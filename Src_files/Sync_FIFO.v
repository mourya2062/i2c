==> flow/design.v <==
module Sync_FIFO
#(
	parameter data_width 		= 8		,	 
	parameter fifo_depth 		= 64		,	 
	parameter fifo_depth_bits	= 6			 
)
	(
		input  				clock			,
		input  				reset            	,
		input  				wr_req 			,
		input  [data_width-1:0] 	wr_data			,
		input  				rd_req            	,
		output reg [data_width-1:0]	rd_data			,
		output  			full            	,
		output  			empty            	,
		output  reg			overflow            	,
		input  				clear_overflow_request  ,
		output [fifo_depth_bits-1:0]	wr_index   		,
		output [fifo_depth_bits-1:0]	rd_index   
	);
	reg [data_width-1:0] memory [0:fifo_depth-1]			; 
	reg [fifo_depth_bits:0] 	wr_index_counter   		;  
	reg [fifo_depth_bits:0]  	rd_index_counter 		;
	wire full_sig  							;
	wire empty_sig 							;
	always @(posedge clock)
	begin
		if(reset == 1'b1) 
		begin
			wr_index_counter	<= {fifo_depth_bits{1'b0}}	;
		end
		else if(wr_req == 1'b1 && full_sig == 1'b0) 
		begin
			memory[wr_index_counter[fifo_depth_bits-1:0]]	<=	wr_data					;
			if((wr_index_counter[fifo_depth_bits] == 1'b1) && (rd_index_counter[fifo_depth_bits] == 1'b1) && (rd_req == 1'b1))
				wr_index_counter 	<= {1'b0,wr_index_counter[fifo_depth_bits-1:0]+1}	;
			else
				wr_index_counter 	<=  wr_index_counter + 1'b1							;
		end 
		else if((wr_index_counter[fifo_depth_bits] == 1'b1) && (rd_index_counter[fifo_depth_bits] == 1'b1) && (rd_req == 1'b1))
			wr_index_counter <= {1'b0,wr_index_counter[fifo_depth_bits-1:0]}			;
	end 
	always @(posedge clock)
	begin
		if(reset == 1'b1)
		begin
			rd_index_counter	<= {fifo_depth_bits{1'b0}}				;
			rd_data			<= {data_width{1'b0}}					;
		end	
		else if(rd_req == 1'b1 && empty_sig != 1'b1) 
		begin
			rd_data			<=	memory[rd_index_counter[fifo_depth_bits-1:0]]	;
			if(rd_index_counter[fifo_depth_bits] == 1'b1)
				rd_index_counter<=  {1'b0,rd_index_counter[fifo_depth_bits-1:0]+1}	; 
			else
				rd_index_counter<=  rd_index_counter + 1'b1				;
		end 
	end 
	assign full_sig 	= ((wr_index_counter[fifo_depth_bits-1:0] == rd_index_counter)&& (wr_index_counter[fifo_depth_bits] == 1))?1'b1 :1'b0						; 
	assign empty_sig 	= ((wr_index_counter[fifo_depth_bits-1:0] == rd_index_counter)&& (wr_index_counter[fifo_depth_bits] != 1))?1'b1 :1'b0						; 
	assign wr_index 	= wr_index_counter[fifo_depth_bits-1:0]																		;
	assign rd_index 	= rd_index_counter																		;
	assign full 		= full_sig																				;
	assign empty 		= empty_sig 																			;
	always @(posedge clock)
	begin
		if(reset == 1'b1)  
			overflow <=	 1'b0 	;
		else if(clear_overflow_request == 1'b1)
			overflow <=	 1'b0 	;
		else if(full_sig == 1'b1 && wr_req == 1'b1) 
			overflow <=  1'b1	;
	end 
endmodule 
* Reports on Sync_FIFO *
What the tools print for Sync_FIFO, step after step.
Line numbers count from 1 in the design file above.
Operators: Yosys type, input widths -> output width; for muxes data width and select width s.
Library cell names are shortened.
Not given: -

design
  top module = Sync_FIFO
  clock port = clock
  cell library = sky130hd
  corner = tt_025C_1v80

* After elaboration *
Counts by Yosys on the flattened word-level netlist (proc, flatten, opt, wreduce; memories kept). Register bits leave out memories and registers merged into their read ports (data or address). Print and check cells are left out. Cells with the same type and inputs are merged into one.
Memory sizes are those after Yosys's memory passes, which may raise the word count (mostly to a power of two), join words into wider ones and drop unused or constant bits.

operators by class
  reductions and logical operators = 9
  equal/unequal tests = 1
  multiplexer cells = 12
  shift-type cells = 0
  $mul = 0
  bitwise gates (word level) = 3
  div/mod/pow operators = 0
  magnitude comparators = 0
  add/subtract/negate cells = 4

operators with widths
  operator             number
  $mux 7               4
  $mux 8               2
  $add 6x1->7 const B  2
  $add 7x1->7 const B  2
  $mux 6               2
  $logic_and 1x1->1    7
  $eq 6x7->1           1
  $mux 1               4
  $not 1->1            3
  $reduce_bool 2->1    1
  $reduce_or 2->1      1

word-level totals
  memory bits (read-only) = 0
  clocked read ports x word width = 8
  bits in writable memories = 512
  output and inout port bits = 23
  register bits after elaboration = 15
  memory cells = 1
  bits in latches = 0
  input port bits = 13

memory list
  memory  words  width  rd ports  wr ports  line  source
  memory  64     8      1         1         21    reg [data_width-1:0] memory [0:fifo_depth-1] ;

* Logic depth *
Yosys ltp: most cells in a row. Word level: on the elaborated netlist, between registers, memories and ports. Mapped: between sequential cells and ports; inverters and the memories' decode and read muxes count.

depth
  depth after elaboration = 7
  ABC_AREA = 0
  mapped depth = 9

* Synthesis result *
Yosys stat after the flow's synthesis: flattened, memories mapped to cells. It holds for the ABC_AREA given above (unset counts as 0); a run with the other value may have another netlist.
Totals and module areas in this step are rounded.

cells by type
  cell type  number  total area (um2)
  edfxtp_1   512     1.54E+04
  mux4_2     115     2.59E+03
  dfxtp_1    23      460.442
  mux2i_1    43      430.413
  nor2_1     98      367.853
  buf_4      19      142.637
  o22ai_1    21      131.376
  buf_2      26      130.125
  a211oi_1   16      120.115
  buf_8      6       90.086
  nand2_1    24      90.086
  buf_12     4       80.077
  xnor2_1    9       78.826
  nor2b_1    12      75.072
  nand3_1    14      70.067
  mux2_1     6       67.565
  mux2_2     6       67.565
  a2111oi_0  7       61.309

Not listed: further types 36, cells in them 124.

mapped netlist
  flip-flops = 535
  cell count = 1085
  synthesis area = 21300 um2
  buffer cells = 80

* Worst setup path after synthesis *
Path of least setup slack by OpenSTA after synthesis, without wires, with an ideal clock, recovery checks aside; 20% of the period is set as input and as output delay. Where synthesis merged equal registers, the netlist keeps one of their names.

path after synthesis
  path kind = register to register
  start = reg wr_index_counter[3]
  end = mem memory[54][0]
  driving pins on the path = 8
  setup time = 0.370 ns
  arrival time = 1.960 ns
  required time = 2.680 ns
  path delay = 2.330 ns
  clock period = 3.05 ns
  slack = 0.720 ns
  period reached after synthesis = 2.33 ns

"path delay" is the arrival time less input delay plus setup time.
"driving pins on the path": output pins that drive a net of the path, with the launching flip-flop's if there is one; two outputs of one cell count as two.
"period reached after synthesis" is the clock period less the worst setup slack; recovery checks do not enter. This is arithmetic on one report: input and output delays are still those of the set period (20% each).
Between the ends stands the longest chain of elaborated cells between them, by number of cells; it is not shown to be the way that was timed. Of several equally long chains one is given.
Each line given opens the expression or statement behind the cell; cells for indexed reads and writes are added by Yosys, which also makes memories of some case tables.
A register here has more assigning lines than the two given.
The path ends at the enable pin of a flip-flop; only ways to that pin are counted.

on the way, after synthesis
  path through = dfxtp_1 buf_2 xnor2_1 nand4_1 o21ai_2 or4b_1 buf_2 nor2_1
  length of the longest elaborated chain = 7

RTL lines, path after synthesis
  what               line  source
  start, declared    22    reg [fifo_depth_bits:0] wr_index_counter ;
  start, assigned    36    wr_index_counter <= {1'b0,wr_index_counter[fifo_depth_bits-1:0]+1} ;
  start, assigned    38    wr_index_counter <= wr_index_counter + 1'b1 ;
  $eq 6x7->1         59    assign full_sig = ((wr_index_counter[fifo_depth_bits-1:0] == rd_index_counter)&& (wr_index_counter[fifo_depth_ ...
  $logic_and 1x1->1  59
  $mux 1             59
  $not 1->1          32    else if(wr_req == 1'b1 && full_sig == 1'b0)
  $logic_and 1x1->1  32
  $mux 6             32
  $mux 6             28    if(reset == 1'b1)
  end, declared      21    reg [data_width-1:0] memory [0:fifo_depth-1] ;

* Worst path after layout *
From the final timing report of flow run 1: the path of least setup slack in the routed layout; clock arrival at registers is part of the times.

path after layout
  path kind = register to register
  start = reg rd_index_counter[0]
  end = reg rd_data[5]
  clock period = 2.12 ns
  slack = -0.21 ns
  driving pins on the path = 12
  required time = 2.63 ns
  setup time = 0.09 ns
  arrival time = 2.84 ns

Between the ends stands the longest chain of elaborated cells between them, by number of cells; it is not shown to be the way that was timed. Of several equally long chains one is given.
A register here has more assigning lines than the two given.

on the way, after layout
  path through = dfxtp_4 buf_12 buf_12 buf_8 buf_16 buf_4 mux4_2 o22ai_2 a211oi_1 o21ai_1 buf_4 a311oi_1
  length of the longest elaborated chain = 5

RTL lines, path after layout
  what               line  source
  start, declared    23    reg [fifo_depth_bits:0] rd_index_counter ;
  start, assigned    54    rd_index_counter<= {1'b0,rd_index_counter[fifo_depth_bits-1:0]+1} ;
  start, assigned    56    rd_index_counter<= rd_index_counter + 1'b1 ;
  $eq 6x7->1         60    assign empty_sig = ((wr_index_counter[fifo_depth_bits-1:0] == rd_index_counter)&& (wr_index_counter[fifo_depth ...
  $logic_and 1x1->1  60
  $mux 1             60
  $not 1->1          50    else if(rd_req == 1'b1 && empty_sig != 1'b1)
  $logic_and 1x1->1  50
  end, declared      13    output reg [data_width-1:0] rd_data ,

Lab notebook: Sync_FIFO

Flow measurements of Sync_FIFO on sky130hd: 2 stored runs with different settings, listed in no order. Input and output delays are each 20% of the period that was set; the output load is 0.01 pF.
By "time of the worst setup path" is meant the share of the clock period that the worst setup path is allowed (20% is reserved at inputs, 20% at outputs), minus its slack. Clock arrival times at its registers enter into it.
The results are shown rounded.
Settings: - = not set for that run.

setting or result                          flow run 1            flow run 2
period_ns                                  2.12                  1.68
CAP_MARGIN                                 20                    10
CORE_MARGIN                                2                     2
CORE_UTILIZATION                           40                    56
SLEW_MARGIN                                20                    5
PLACE_DENSITY_LB_ADDON                     -                     0.2
CORE_ASPECT_RATIO                          -                     0.52
TNS_END_PERCENT                            -                     5
CTS_CLUSTER_SIZE                           -                     38
MIN_ROUTING_LAYER                          -                     met2
Yosys chip area after synthesis (um2)      21300                 21300
overall die area (um2)                     55000                 39600
final worst hold slack (ns)                0.219                 0.159
smallest setup slack (ns)                  -0.207                -0.712
total negative slack on setup checks (ns)  -22.5                 -298
standard-cell area after layout (um2)      27300                 27200
time of the worst setup path (ns)          2.33                  2.39
worst setup path kind                      register to register  register to register
post-layout utilization (%)                51.9                  72.9
